==> flow/design.v <==
module CLK_1_MODULE (
    clk,
    rst_n,
    in_valid,
    seed_in,
    out_idle,
    out_valid,
    seed_out,
    clk1_handshake_flag1,
    clk1_handshake_flag2,
    clk1_handshake_flag3,
    clk1_handshake_flag4
);
input clk;
input rst_n;
input in_valid;
input [31:0] seed_in;
input out_idle;
output reg out_valid;
output reg [31:0] seed_out;
input clk1_handshake_flag1;
input clk1_handshake_flag2;
output clk1_handshake_flag3;
output clk1_handshake_flag4;
reg  in_valid_reg;
reg [31:0] seed_in_reg;
always @(posedge clk or negedge rst_n) begin
    if(!rst_n) in_valid_reg <= 1'b0;
    else in_valid_reg <= in_valid;
end
always @(posedge clk or negedge rst_n) begin
    if(!rst_n) seed_in_reg <= 32'b0;
    else seed_in_reg <= (in_valid & out_idle)? seed_in:seed_in_reg;
end
always @(*) begin
    out_valid = in_valid_reg;
    seed_out = seed_in_reg;
end
endmodule
module CLK_2_MODULE (
    clk,
    rst_n,
    in_valid,
    fifo_full,
    seed,
    out_valid,
    rand_num,
    busy,
    handshake_clk2_flag1,
    handshake_clk2_flag2,
    handshake_clk2_flag3,
    handshake_clk2_flag4,
    clk2_fifo_flag1,
    clk2_fifo_flag2,
    clk2_fifo_flag3,
    clk2_fifo_flag4
);
input clk;
input rst_n;
input in_valid;
input fifo_full;
input [31:0] seed;
output out_valid;
output [31:0] rand_num;
output busy;
input handshake_clk2_flag1;
input handshake_clk2_flag2;
output handshake_clk2_flag3;
output handshake_clk2_flag4;
input clk2_fifo_flag1;
input clk2_fifo_flag2;
output clk2_fifo_flag3;
output clk2_fifo_flag4;
parameter a = 13;
parameter b = 17;
parameter c =  5;
reg state;
reg [8:0]  cnt;
reg [31:0] x;
wire[31:0] x1, x2, x3;
assign busy = 1'b0;
assign rand_num = x3;
assign out_valid = state & ~fifo_full;
assign x1 = |cnt? x ^ (x << a):seed^(seed<<a);
assign x2 = x1 ^ (x1 >> b);
assign x3 = x2 ^ (x2 << c);
always @(posedge clk or negedge rst_n) begin
    if(!rst_n) x <= 32'b0;
    else if(&cnt[7:0] & ~fifo_full) x <= 32'b0;
    else x <= (fifo_full)? x:x3;
end
always @(posedge clk or negedge rst_n) begin
    if(!rst_n) state <= 1'b0;
    else if(handshake_clk2_flag1) state <= 1'b1;
    else if(&cnt[7:0] & ~fifo_full) state <= 1'b0;
end
always @(posedge clk or negedge rst_n) begin
    if(!rst_n) cnt <= 9'b1_0000_0000;
    else if(~state & handshake_clk2_flag1) cnt <= 9'b0;
    else if(~cnt[8] & ~fifo_full) cnt <= cnt + 1'b1;
end
endmodule
module CLK_3_MODULE (
    clk,
    rst_n,
    fifo_empty,
    fifo_rdata,
    fifo_rinc,
    out_valid,
    rand_num,
    fifo_clk3_flag1,
    fifo_clk3_flag2,
    fifo_clk3_flag3,
    fifo_clk3_flag4
);
input clk;
input rst_n;
input fifo_empty;
input [31:0] fifo_rdata;
output fifo_rinc;
output reg out_valid;
output reg [31:0] rand_num;
input fifo_clk3_flag1;
input fifo_clk3_flag2;
output fifo_clk3_flag3;
output fifo_clk3_flag4;
reg fifo_empty_reg;
assign fifo_rinc = ~fifo_empty;
always @(posedge clk or negedge rst_n) begin
    if(!rst_n) begin
        out_valid <=  1'b0;
        fifo_empty_reg <= 1'b1;
    end else begin
        out_valid <= ~fifo_empty_reg;
        fifo_empty_reg <= fifo_empty;
    end
end
always @(*) begin
    rand_num = out_valid? fifo_rdata:32'b0;
end
endmodule
; Step by step through the tools: CLK_2_MODULE
; The steps from the RTL of CLK_2_MODULE to its reports follow in flow order.
; Lines are those of the file above, counted from 1.
; Cell names lack the library's common part.
; Not given: n/a
[setup]
design = CLK_2_MODULE
clock_port = clk
library = sky130hd
lib_corner = tt_025C_1v80

; Word-level counts
; Counts by Yosys on the flattened word-level netlist (proc, flatten, opt, wreduce; memories kept). Register bits leave out memories and registers merged into their read ports (data or address). Print and check cells are left out. Cells with the same type and inputs are merged into one.
[word_totals]
regBits = 42
latchBits = 0
ram_bits = 0
romBits = 0
clocked_rd_ports_x_width = 0
n_memories = 0
input_bits = 40
[op_classes]
addsub = 1
n_mul = 0
div = 0
n_cmp = 0
equal = 1
n_shift = 0
muxes = 7
logic = 11
n_reduce_logical = 4
[ops]
columns = cell, count
row1 = XOR 32 bit, 3
row2 = 2-to-1 mux 32 bit, 3
row3 = XOR 32 x 15 -> 32 bit, 1
row4 = 2-to-1 mux 9 bit, 2
row5 = adder 9 x 1 -> 9 bit (second input constant), 1
row6 = OR reduction 9 bit, 1
row7 = AND reduction 8 bit, 1
row8 = AND 1 bit, 4
row9 = nonzero test 2 bit, 2
row10 = NOT 1 bit, 3
row11 = inequality test 2 x 1 -> 1 bit (second input constant), 1
row12 = 2-to-1 mux 1 bit, 2

; Longest topological paths
; Yosys ltp: most cells in a row. Word level: on the elaborated netlist, between registers, memories and ports. Mapped: between sequential cells and ports; inverters and the memories' decode and read muxes count.
[depth]
depth_word = 6
abc_area = 0
ltp_mapped = 8

; Mapped cells and area
; The flow's flattened synthesis, as Yosys stat reports it; memories are mapped. The netlist is that of the ABC_AREA named above (0 if unset); the other value can give another one.
[by_type]
columns = cell, count, area_total_um2
row1 = dfrtp_1, 41, 1.03E+03
row2 = xnor2_1, 80, 700.672
row3 = xnor3_1, 20, 450.432
row4 = mux2i_1, 20, 200.192
row5 = a22o_1, 20, 175.168
row6 = xor3_1, 6, 142.637
row7 = xor2_1, 14, 122.618
row8 = o211ai_1, 10, 75.072
row9 = nand2_1, 19, 71.318
row10 = nand3_1, 13, 65.062
row11 = xnor2_2, 4, 65.062
row12 = nor2_1, 17, 63.811
row13 = buf_4, 6, 45.043
row14 = buf_6, 3, 33.782
row15 = nand4_1, 5, 31.28
row16 = buf_2, 6, 30.029
row17 = o21ai_0, 6, 30.029
row18 = a32oi_1, 3, 26.275
; Not listed: further types 24, cells in them 44.
[synth_totals]
cells = 337
synth_area_mm2 = 0.0037148
sequential_area_mm2 = 0.0010523
ff_cells = 42

; Path before layout
; Source: OpenSTA report_checks on the synthesized netlist (no wires, ideal clock, input and output delay 20% of the period each), path of least setup slack; recovery checks are left aside. Register names are those of the netlist, which keeps one name where synthesis merged equal registers.
[synth_path]
path_kind = register to output
from = register cnt[0]
to = output port rand_num[4]
tclk_ps = 2480
out_delay_ps = 496
launch_ps = 0
t_arrival_ps = 1737
setup_slack_ps = 247
delay_ps = 1737
stages = 8
synth_period_reached_ps = 2233
; "delay_ps" is the arrival time less input delay plus setup time.
; At an output port there is no setup time.
; "stages": output pins that drive a net of the path, with the launching flip-flop's if there is one; two outputs of one cell count as two.
; "synth_period_reached_ps" is the clock period less the worst setup slack; recovery checks do not enter. This is arithmetic on one report: input and output delays are still those of the set period (20% each).
; The rows between start and end are the longest chain of elaborated cells between them; the timing report does not say that the signal goes this way. Where chains are equally long, one stands for them.
; Each line given opens the expression or statement behind the cell; cells for indexed reads and writes are added by Yosys, which also makes memories of some case tables.
; A register here has more assigning lines than the two given.
[synth_between]
path_cell_list = dfrtp_1 inv_1 ha_1 nor4b_2 nand2_4 clkbuf_1 buf_2 mux2i_1
elab_chain_len = 4
cells_between = 4
[synth_rtl]
columns = element, line
row1 = from (decl), 78  ; reg [8:0]  cnt;
row2 = from (assign), 98  ; if(!rst_n) cnt <= 9'b1_0000_0000;
row3 = from (assign), 100  ; else if(~cnt[8] & ~fifo_full) cnt <= cnt + 1'b1;
row4 = OR reduction 9 bit, 84  ; assign x1 = |cnt? x ^ (x << a):seed^(seed<<a);
row5 = 2-to-1 mux 32 bit, 84
row6 = XOR 32 x 15 -> 32 bit, 85  ; assign x2 = x1 ^ (x1 >> b);
row7 = XOR 32 bit, 86  ; assign x3 = x2 ^ (x2 << c);
row8 = to (decl), 64  ; output [31:0] rand_num;

; Timing after layout
; From the final timing report of run 1: the path of least setup slack in the routed layout; clock arrival at registers is part of the times.
; The path's times are printed in steps of 10 ps; the period is the one set.
[layout_path]
path_kind = register to output
from = register cnt[1]
to = output port rand_num[19]
tclk_ps = 2690
out_delay_ps = 540
launch_ps = 300
t_arrival_ps = 2050
setup_slack_ps = 110
stages = 10
; The rows between start and end are the longest chain of elaborated cells between them; the timing report does not say that the signal goes this way. Where chains are equally long, one stands for them.
; A register here has more assigning lines than the two given.
[layout_between]
path_cell_list = dfrtp_1 inv_1 ha_2 nor4b_4 buf_4 nand2_8 buf_12 buf_6 mux2_4 buf_6
elab_chain_len = 4
cells_between = 4
[layout_rtl]
columns = element, line
row1 = from (decl), 78  ; reg [8:0]  cnt;
row2 = from (assign), 98  ; if(!rst_n) cnt <= 9'b1_0000_0000;
row3 = from (assign), 100  ; else if(~cnt[8] & ~fifo_full) cnt <= cnt + 1'b1;
row4 = OR reduction 9 bit, 84  ; assign x1 = |cnt? x ^ (x << a):seed^(seed<<a);
row5 = 2-to-1 mux 32 bit, 84
row6 = XOR 32 x 15 -> 32 bit, 85  ; assign x2 = x1 ^ (x1 >> b);
row7 = XOR 32 bit, 86  ; assign x3 = x2 ^ (x2 << c);
row8 = to (decl), 64  ; output [31:0] rand_num;

Add stored flow runs of CLK_2_MODULE

Measured results for CLK_2_MODULE: 2 stored runs of the Yosys and OpenROAD flow on sky130hd. The settings differ; the order carries no meaning. The constraints put input and output delay at 20% of the set period each and load the outputs with 0.01 pF.
"achievedPeriod_ps" means the clock period less the worst setup slack. The figure is calculated, with input and output delays left at 20% of the set period.

# run 1
==> flow/run.sh <==
#!/bin/bash
# the make line also repeats the synthesis and layout settings of config.mk as NAME=value (left out here)
make -C /OpenROAD-flow-scripts/flow DESIGN_CONFIG=/design/flow/config.mk WORK_HOME=/design/flow/orfs CLKGATE_MAP_FILE= finish
==> flow/config.mk <==
export PLATFORM = sky130hd
export DESIGN_NAME = CLK_2_MODULE
export DESIGN_NICKNAME = CLK_2_MODULE
export VERILOG_FILES = /design/flow/design.v
export SDC_FILE = /design/flow/constraint.sdc
export NUM_CORES = 4
export LEC_CHECK = 0
export CAP_MARGIN = 20
export CORE_MARGIN = 2
export CORE_UTILIZATION = 40
export SETUP_SLACK_MARGIN = 0.5
export SLEW_MARGIN = 20
==> flow/constraint.sdc <==
create_clock -name core_clock -period 2.69 [get_ports {clk}]
set_input_delay 0.5380 -clock core_clock [delete_from_list [all_inputs] [get_ports {clk}]]
set_output_delay 0.5380 -clock core_clock [all_outputs]
set_load 0.01 [all_outputs]

==> run 1: results <==
design.die.area_mm2=0.0100741
yosys_chip_area_mm2=0.0037148
layout_stdcell_area_mm2=0.0059482
worst_setup_slack_ps=105
timing.setup.tns_ps=0
achievedPeriod_ps=2585
utilization_pct=65.3

# run 2
==> flow/run.sh <==
#!/bin/bash
# the make line also repeats the synthesis and layout settings of config.mk as NAME=value (left out here)
make -C /OpenROAD-flow-scripts/flow DESIGN_CONFIG=/design/flow/config.mk WORK_HOME=/design/flow/orfs CLKGATE_MAP_FILE= finish
==> flow/config.mk <==
export PLATFORM = sky130hd
export DESIGN_NAME = CLK_2_MODULE
export DESIGN_NICKNAME = CLK_2_MODULE
export VERILOG_FILES = /design/flow/design.v
export SDC_FILE = /design/flow/constraint.sdc
export NUM_CORES = 4
export LEC_CHECK = 0
export CAP_MARGIN = 35
export CORE_MARGIN = 2
export CORE_UTILIZATION = 61
export GPL_ROUTABILITY_DRIVEN = 1
export MIN_ROUTING_LAYER = met1
export SETUP_SLACK_MARGIN = -0.34
export SLEW_MARGIN = 0
export TNS_END_PERCENT = 90
==> flow/constraint.sdc <==
create_clock -name core_clock -period 4.45 [get_ports {clk}]
set_input_delay 0.8900 -clock core_clock [delete_from_list [all_inputs] [get_ports {clk}]]
set_output_delay 0.8900 -clock core_clock [all_outputs]
set_load 0.01 [all_outputs]

==> run 2: results <==
design.die.area_mm2=0.0067297
yosys_chip_area_mm2=0.0037148
layout_stdcell_area_mm2=0.0045369
worst_setup_slack_ps=403
timing.setup.tns_ps=0
achievedPeriod_ps=4047
utilization_pct=77.1
