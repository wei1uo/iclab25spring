==> flow/design.v <==
module MAZE(
    input clk,
    input rst_n,
	input in_valid,
	input [1:0] in,
    output reg out_valid,
    output reg [1:0] out
);
reg state, next_state;
parameter STATE_IDLE = 1'b0;
parameter STATE_WALK = 1'b1;
parameter RIGHT = 2'd0;
parameter DOWN = 2'd1;
parameter LEFT = 2'd2;
parameter UP = 2'd3;
reg[1:0] next_move;
reg[1:0] direction;
reg[1:0] read_data_right;
reg[1:0] read_data_down;
reg[1:0] read_data_left;
reg[1:0] read_data_up;
reg[1:0] maze[16:0][16:0];
reg[4:0] count_x, count_y;
reg[4:0] index_x, index_y;
reg sword;
reg right_can_go;
reg down_can_go;
reg left_can_go;
reg up_can_go;
always @(posedge clk) begin
    if(in_valid)
        maze[count_x][count_y] <= in;
end
always @(*) begin
    read_data_right = maze[index_x + 1'b1][index_y];
    read_data_down = maze[index_x][index_y + 1'b1];
    read_data_left = maze[index_x - 1'b1][index_y];
    read_data_up = maze[index_x][index_y - 1'b1];
end
always @(posedge clk) begin
    if(in_valid)
        sword <= 1'b0;
    else if(maze[index_x][index_y][1])
        sword <= 1'b1;
    else
        sword <= sword;
end
always @(*) begin
    if(index_x[4])
        right_can_go = 1'b0;
    else if(read_data_right == 2'd1)
        right_can_go = 1'b0;
    else if(read_data_right == 2'd3 && !sword && !maze[index_x][index_y][1])
        right_can_go = 1'b0;
    else
        right_can_go = 1'b1;
end
always @(*) begin
    if(index_y[4])
        down_can_go = 1'b0;
    else if(read_data_down == 2'd1)
        down_can_go = 1'b0;
    else if(read_data_down == 2'd3 && !sword && !maze[index_x][index_y][1])
        down_can_go = 1'b0;
    else
        down_can_go = 1'b1;
end
always @(*) begin
    if(index_x == 5'd0)
        left_can_go = 1'b0;
    else if(read_data_left == 2'd1)
        left_can_go = 1'b0;
    else if(read_data_left == 2'd3 && !sword && !maze[index_x][index_y][1])
        left_can_go = 1'b0;
    else
        left_can_go = 1'b1;
end
always @(*) begin
    if(index_y == 5'd0)
        up_can_go = 1'b0;
    else if(read_data_up == 2'd1)
        up_can_go = 1'b0;
    else if(read_data_up == 2'd3 && !sword && !maze[index_x][index_y][1])
        up_can_go = 1'b0;
    else
        up_can_go = 1'b1;
end
always @(*) begin
    case (direction)
        RIGHT:begin
            if(up_can_go)
                next_move = UP;
            else if(right_can_go)
                next_move = RIGHT;
            else if(down_can_go)
                next_move = DOWN;
            else
                next_move = LEFT;
        end
        DOWN:begin
            if(right_can_go)
                next_move = RIGHT;
            else if(down_can_go)
                next_move = DOWN;
            else if(left_can_go)
                next_move = LEFT;
            else
                next_move = UP;
        end
        LEFT:begin
            if(down_can_go)
                next_move = DOWN;
            else if(left_can_go)
                next_move = LEFT;
            else if(up_can_go)
                next_move = UP;
            else
                next_move = RIGHT;
        end
        UP:begin
            if(left_can_go)
                next_move = LEFT;
            else if(up_can_go)
                next_move = UP;
            else if(right_can_go)
                next_move = RIGHT;
            else
                next_move = DOWN;
        end
        default: next_move = RIGHT;
    endcase
end
always @(posedge clk) begin
    if(in_valid)
        direction <= RIGHT;
    else
        direction <= next_move;
end
always @(posedge clk) begin
    if(!in_valid)
        count_x <= 5'd0;
    else if(count_x[4])
        count_x <= 5'd0;
    else if(in_valid)
        count_x <= count_x + 1'b1;
    else
        count_x <= count_x;
end
always @(posedge clk or negedge rst_n) begin
    if(!rst_n)
        count_y <= 5'd0;
    else if(!in_valid)
        count_y <= 5'd0;
    else if(count_x[4])
        count_y <= count_y + 1'b1;
    else
        count_y <= count_y;
end
always @(posedge clk) begin
    if(in_valid)
        index_x <= 5'd0;
    else begin
        if(next_move == RIGHT)
            index_x <= index_x + 1'b1;
        else if(next_move == LEFT)
            index_x <= index_x - 1'b1;
        else
            index_x <= index_x;
    end
end
always @(posedge clk) begin
    if(in_valid)
        index_y <= 5'd0;
    else begin
        if(next_move == DOWN)
            index_y <= index_y + 1'b1;
        else if(next_move == UP)
            index_y <= index_y - 1'b1;
        else
            index_y <= index_y;
    end
end
always @(posedge clk or negedge rst_n) begin
    if(!rst_n)
        state <= STATE_IDLE;
    else
        state <= next_state;
end
always @(*) begin
    case (state)
        STATE_IDLE: begin
            if (count_x[4] && count_y[4])
                next_state = STATE_WALK;
            else
                next_state = STATE_IDLE;
        end
        STATE_WALK: begin
            if (index_x[4] && index_y[4])
                next_state = STATE_IDLE;
            else
                next_state = STATE_WALK;
        end
        default: next_state = STATE_IDLE;
    endcase
end
always @(*) begin
    if(state == STATE_IDLE)
        out_valid = 1'b0;
    else
        out_valid = !(index_x[4] && index_y[4]);
end
always @(*) begin
    if(!out_valid)
        out = 2'd0;
    else
        out = next_move;
end
endmodule
## Step by step through the tools: MAZE

What the tools print for MAZE, step after step.
Line numbers count from 1 in the design file above.
Operators: Yosys type, input widths -> output width; for muxes data width and select width s.
Cell names lack the library's common part.
The mark -- stands for no value.

| design | value |
|---|---|
| design top | MAZE |
| clock input | clk |
| library | sky130hd |
| library corner | tt_025C_1v80 |

## Elaborated design

Counts by Yosys on the flattened word-level netlist (proc, flatten, opt, wreduce; memories kept). Register bits leave out memories and registers merged into their read ports (data or address). Print and check cells are left out.
Memory sizes are those after Yosys's memory passes, which may raise the word count (mostly to a power of two), join words into wider ones and drop unused or constant bits.

| cells by class | value |
|---|---|
| add/subtract/negate cells | 24 |
| multiply operators | 4 |
| equal/unequal tests | 15 |
| multiplexer cells | 39 |
| bitwise operators | 2 |
| reductions and logical operators | 20 |

Operator list:

| operator | number |
|---|---|
| $mul 6x6->9 const B | 2 |
| $mul 7x6->9 const B | 2 |
| $add 9x9->9 | 4 |
| $mux 5 | 6 |
| $sub 5x5->6 const A | 4 |
| $mux 2 | 12 |
| $add 5x1->5 const B | 4 |
| $add 9x6->9 | 2 |
| $mux 1 | 18 |
| $eq 2x2->1 const B | 8 |
| $sub 5x6->7 const A | 2 |
| $sub 6x6->7 const A | 2 |
| $eq 2x1->1 const B | 6 |
| $add 5x1->6 const B | 2 |
| $sub 5x1->6 const B | 2 |
| $logic_and 1x1->1 | 10 |
| $sub 5x1->5 const B | 2 |
| $logic_not 5->1 | 2 |
| $mux 9 | 1 |
| $pmux 2 s4 | 1 |
| $logic_not 2->1 | 2 |
| $reduce_bool 2->1 | 2 |
| $logic_not 1->1 | 3 |
| $not 1->1 | 2 |
| $ne 2x1->1 const B | 1 |
| $reduce_or 2->1 | 1 |
| $pmux 1 s2 | 1 |

| word-level totals | value |
|---|---|
| flip-flop bits (word level) | 24 |
| bits in writable memories | 578 |
| memories | 1 |
| input port bits | 5 |
| output and inout bits | 3 |
| word-level cells | 112 |

Memories:

| memory | words | bits a word | rd ports | wr ports | line | source |
|---|---|---|---|---|---|---|
| maze | 289 | 2 | 5 | 1 | 22 | `reg[1:0] maze[16:0][16:0];` |

## Logic depth

Yosys ltp: most cells in a row. Word level: on the elaborated netlist, between registers, memories and ports. Mapped: between sequential cells and ports; inverters and the memories' decode and read muxes count.

| logic depth | value |
|---|---|
| word-level depth | 13 |
| ABC_AREA | 0 |
| depth in mapped cells | 35 |
| mapped depth without buffers | 32 |

## After synthesis

Source: synth_stat.txt of the flow (Yosys; design flattened, memories mapped). It holds for the ABC_AREA given above (unset counts as 0); a run with the other value may have another netlist.
Totals and module areas in this step are rounded.

| synthesis totals | value |
|---|---|
| standard cells after synthesis | 3465 |
| chip area (Yosys) | 44500 sq um |
| area of sequential cells | 17900 sq um |
| flip-flops | 604 |
| buffer cells | 279 |

Cells by type:

| cell | number | total area (sq um) |
|---|---|---|
| edfxtp_1 | 578 | 1.74E+04 |
| mux4_2 | 509 | 1.15E+04 |
| mux2i_1 | 235 | 2.35E+03 |
| nor2_1 | 452 | 1.7E+03 |
| ha_1 | 107 | 1.34E+03 |
| nand2_1 | 271 | 1.02E+03 |
| a211oi_1 | 72 | 540.518 |
| clkbuf_1 | 137 | 514.243 |
| mux2_2 | 45 | 506.736 |
| xnor2_1 | 54 | 472.954 |
| dfxtp_1 | 20 | 400.384 |
| a21oi_1 | 79 | 395.379 |
| buf_2 | 70 | 350.336 |
| fa_1 | 16 | 320.307 |
| inv_1 | 80 | 300.288 |
| o21ai_0 | 60 | 300.288 |
| buf_6 | 26 | 292.781 |
| nand3_1 | 58 | 290.278 |

Other cell types: 77; their cells: 596.

## Worst setup path after synthesis

Source: OpenSTA report_checks on the synthesized netlist (no wires, ideal clock, input and output delay 20% of the period each), path of least setup slack; recovery checks are left aside. Register names are those of the netlist, which keeps one name where synthesis merged equal registers.

| timing path after synthesis | value |
|---|---|
| path type | reg2out |
| start | reg index_x[0] |
| end | out out[0] |
| clock period | 10.5 ns |
| output delay | 2.100 ns |
| time at the first pin | 0.000 ns |
| arrival time | 5.855 ns |
| data required time | 8.400 ns |
| slack | 2.545 ns |
| delay of the path | 5.855 ns |
| stages on the path | 28 |
| buffers on the path | 3 |
| synthesis period reached | 7.955 ns |

"delay of the path" = arrival - input delay + setup time.
A path that ends at an output port has no setup time.
"stages on the path" counts driving pins, that of a launching flip-flop among them; a cell with two outputs on the path counts twice.
"synthesis period reached" is the clock period less the worst setup slack; recovery checks do not enter. This is arithmetic on one report: input and output delays are still those of the set period (20% each).
The rows between start and end are the longest chain of elaborated cells between them; the timing report does not say that the signal goes this way. Where chains are equally long, one stands for them.
Each line given opens the expression or statement behind the cell; cells for indexed reads and writes are added by Yosys, which also makes memories of some case tables.
The chain passes a memory read, where the word-level depth is cut; so it can be longer than that depth.
At most two assigning lines are given for a register; there are more.

| between the ends, after synthesis | value |
|---|---|
| cells stage by stage | dfxtp_1 -> buf_2 -> inv_1 -> ha_1 -> xnor2_1 -> nand3_1 -> xnor2_1 -> ha_1 -> ha_1 -> inv_1 -> fa_1 -> inv_1 -> ha_1 -> nor3b_1 -> a311o_1 -> a211oi_1 -> clkbuf_1 -> nor2_1 -> a22oi_1 -> o21ai_0 -> o32ai_1 -> mux2i_1 -> a221o_1 -> nand2_2 -> a22oi_2 -> o211a_1 -> buf_4 -> nor2_1 |
| cells in the longest elaborated chain | 16 |
| elaborated cells between the ends (all ways) | 58 |
| classes of those cells | add/sub: 10; mul: 3; eq/ne: 8; mux: 26; reduce/logical: 10; memory: 1 |

RTL lines, path after synthesis:

| item | line | source |
|---|---|---|
| start: declaration | 24 | `reg[4:0] index_x, index_y;` |
| start: assignment | 164 | `index_x <= index_x + 1'b1;` |
| start: assignment | 166 | `index_x <= index_x - 1'b1;` |
| $add 5x1->6 | 35 | `read_data_right = maze[index_x + 1'b1][index_y];` |
| $sub 5x6->7 | 35 |  |
| $mul 7x6->9 | 35 |  |
| $add 9x9->9 | 35 |  |
| $mem_v2 289x2 | 22 | `reg[1:0] maze[16:0][16:0];` |
| $eq 2x2->1 | 53 | `else if(read_data_right == 2'd3 && !sword && !maze[index_x][index_y][1])` |
| $logic_and 1x1->1 x2 | 53 |  |
| $mux 1 | 53 |  |
| $mux 1 | 51 | `else if(read_data_right == 2'd1)` |
| $mux 1 | 49 | `if(index_x[4])` |
| $mux 1 | 125 | `else if(right_can_go)` |
| $mux 2 | 123 | `else if(up_can_go)` |
| $mux 2 | 121 | `if(left_can_go)` |
| $pmux 2 s4 | 89 | `case (direction)` |
| $mux 2 | 213 | `if(!out_valid)` |
| end: declaration | 7 | `output reg [1:0] out` |

## Timing after layout

From the final timing report of flow run A: the path of least setup slack in the routed layout; clock arrival at registers is part of the times.

| timing path post-layout | value |
|---|---|
| path type | reg2out |
| start | reg index_x[0] |
| end | out out[0] |
| clock period | 13.9 ns |
| output delay | 2.78 ns |
| time at the first pin | 0.66 ns |
| arrival time | 8.91 ns |
| data required time | 11.12 ns |
| slack | 2.21 ns |
| stages on the path | 22 |
| buffers on the path | 2 |

The rows between start and end are the longest chain of elaborated cells between them; the timing report does not say that the signal goes this way. Where chains are equally long, one stands for them.
The chain passes a memory read, where the word-level depth is cut; so it can be longer than that depth.
At most two assigning lines are given for a register; there are more.

| between the ends, post-layout | value |
|---|---|
| cells stage by stage | dfxtp_1 -> inv_1 -> ha_1 -> xnor2_1 -> xor2_1 -> ha_1 -> inv_1 -> fa_4 -> buf_4 -> mux4_2 -> o22a_1 -> nand4_1 -> o21ai_1 -> o311a_1 -> o32ai_1 -> mux2i_1 -> a221o_1 -> nand2_2 -> a22oi_2 -> o211a_1 -> nor2_1 -> clkdlybuf4s50_1 |
| cells in the longest elaborated chain | 16 |
| elaborated cells between the ends (all ways) | 58 |
| classes of those cells | add/sub: 10; mul: 3; eq/ne: 8; mux: 26; reduce/logical: 10; memory: 1 |

RTL lines, path post-layout:

| item | line | source |
|---|---|---|
| start: declaration | 24 | `reg[4:0] index_x, index_y;` |
| start: assignment | 164 | `index_x <= index_x + 1'b1;` |
| start: assignment | 166 | `index_x <= index_x - 1'b1;` |
| $add 5x1->6 | 35 | `read_data_right = maze[index_x + 1'b1][index_y];` |
| $sub 5x6->7 | 35 |  |
| $mul 7x6->9 | 35 |  |
| $add 9x9->9 | 35 |  |
| $mem_v2 289x2 | 22 | `reg[1:0] maze[16:0][16:0];` |
| $eq 2x2->1 | 53 | `else if(read_data_right == 2'd3 && !sword && !maze[index_x][index_y][1])` |
| $logic_and 1x1->1 x2 | 53 |  |
| $mux 1 | 53 |  |
| $mux 1 | 51 | `else if(read_data_right == 2'd1)` |
| $mux 1 | 49 | `if(index_x[4])` |
| $mux 1 | 125 | `else if(right_can_go)` |
| $mux 2 | 123 | `else if(up_can_go)` |
| $mux 2 | 121 | `if(left_can_go)` |
| $pmux 2 s4 | 89 | `case (direction)` |
| $mux 2 | 213 | `if(!out_valid)` |
| end: declaration | 7 | `output reg [1:0] out` |

Measured data: module MAZE, platform sky130hd, 2 stored runs of the flow under differing settings, order arbitrary. Input and output delays are each 20% of the period that was set; the output load is 0.01 pF.
By "achieved period" is meant the clock period of the run minus its worst setup slack. This is arithmetic on one report: input and output delays are still those of the set period (20% each).
By "critical path time" is meant the share of the clock period that the worst setup path is allowed (20% is reserved at inputs, 20% at outputs), minus its slack. Clock arrival times at its registers enter into it.
The results are shown rounded.
Settings: . = not set for that run.
Among the results, . means that no value is shown for the run.

| run | period_ns | CAP_MARGIN | CORE_MARGIN | CORE_UTILIZATION | SLEW_MARGIN | SETUP_SLACK_MARGIN | PLACE_DENSITY_LB_ADDON | CORE_ASPECT_RATIO | CELL_PAD_IN_SITES_DETAIL_PLACEMENT | GPL_ROUTABILITY_DRIVEN | CTS_CLUSTER_SIZE | MIN_ROUTING_LAYER | post-synthesis cell area (sq um) | die area (sq um) | standard-cell area of the final layout (sq um) | utilization after layout | setup slack of the critical path (ns) | sum of negative setup slack (ns) | worst hold slack (ns) | achieved period (ns) | critical path time (ns) | worst path kind |
|---|---|---|---|---|---|---|---|---|---|---|---|---|---|---|---|---|---|---|---|---|---|---|
| flow run A | 13.9 | 20 | 2 | 40 | 20 | . | . | . | . | . | . | . | 44500 | 114000 | 48400 | 0.438 | 2.21 | 0.000 | 0.492 | 11.689 | 8.91 | reg2out |
| flow run B | 13.4 | 20 | 2 | 63 | 20 | 3.71 | 0.18 | 1.2 | 2 | 0 | 65 | met1 | . | . | . | . | . | . | . | . | . | . |

Flow run B: did not finish, placement stopped with a tool error
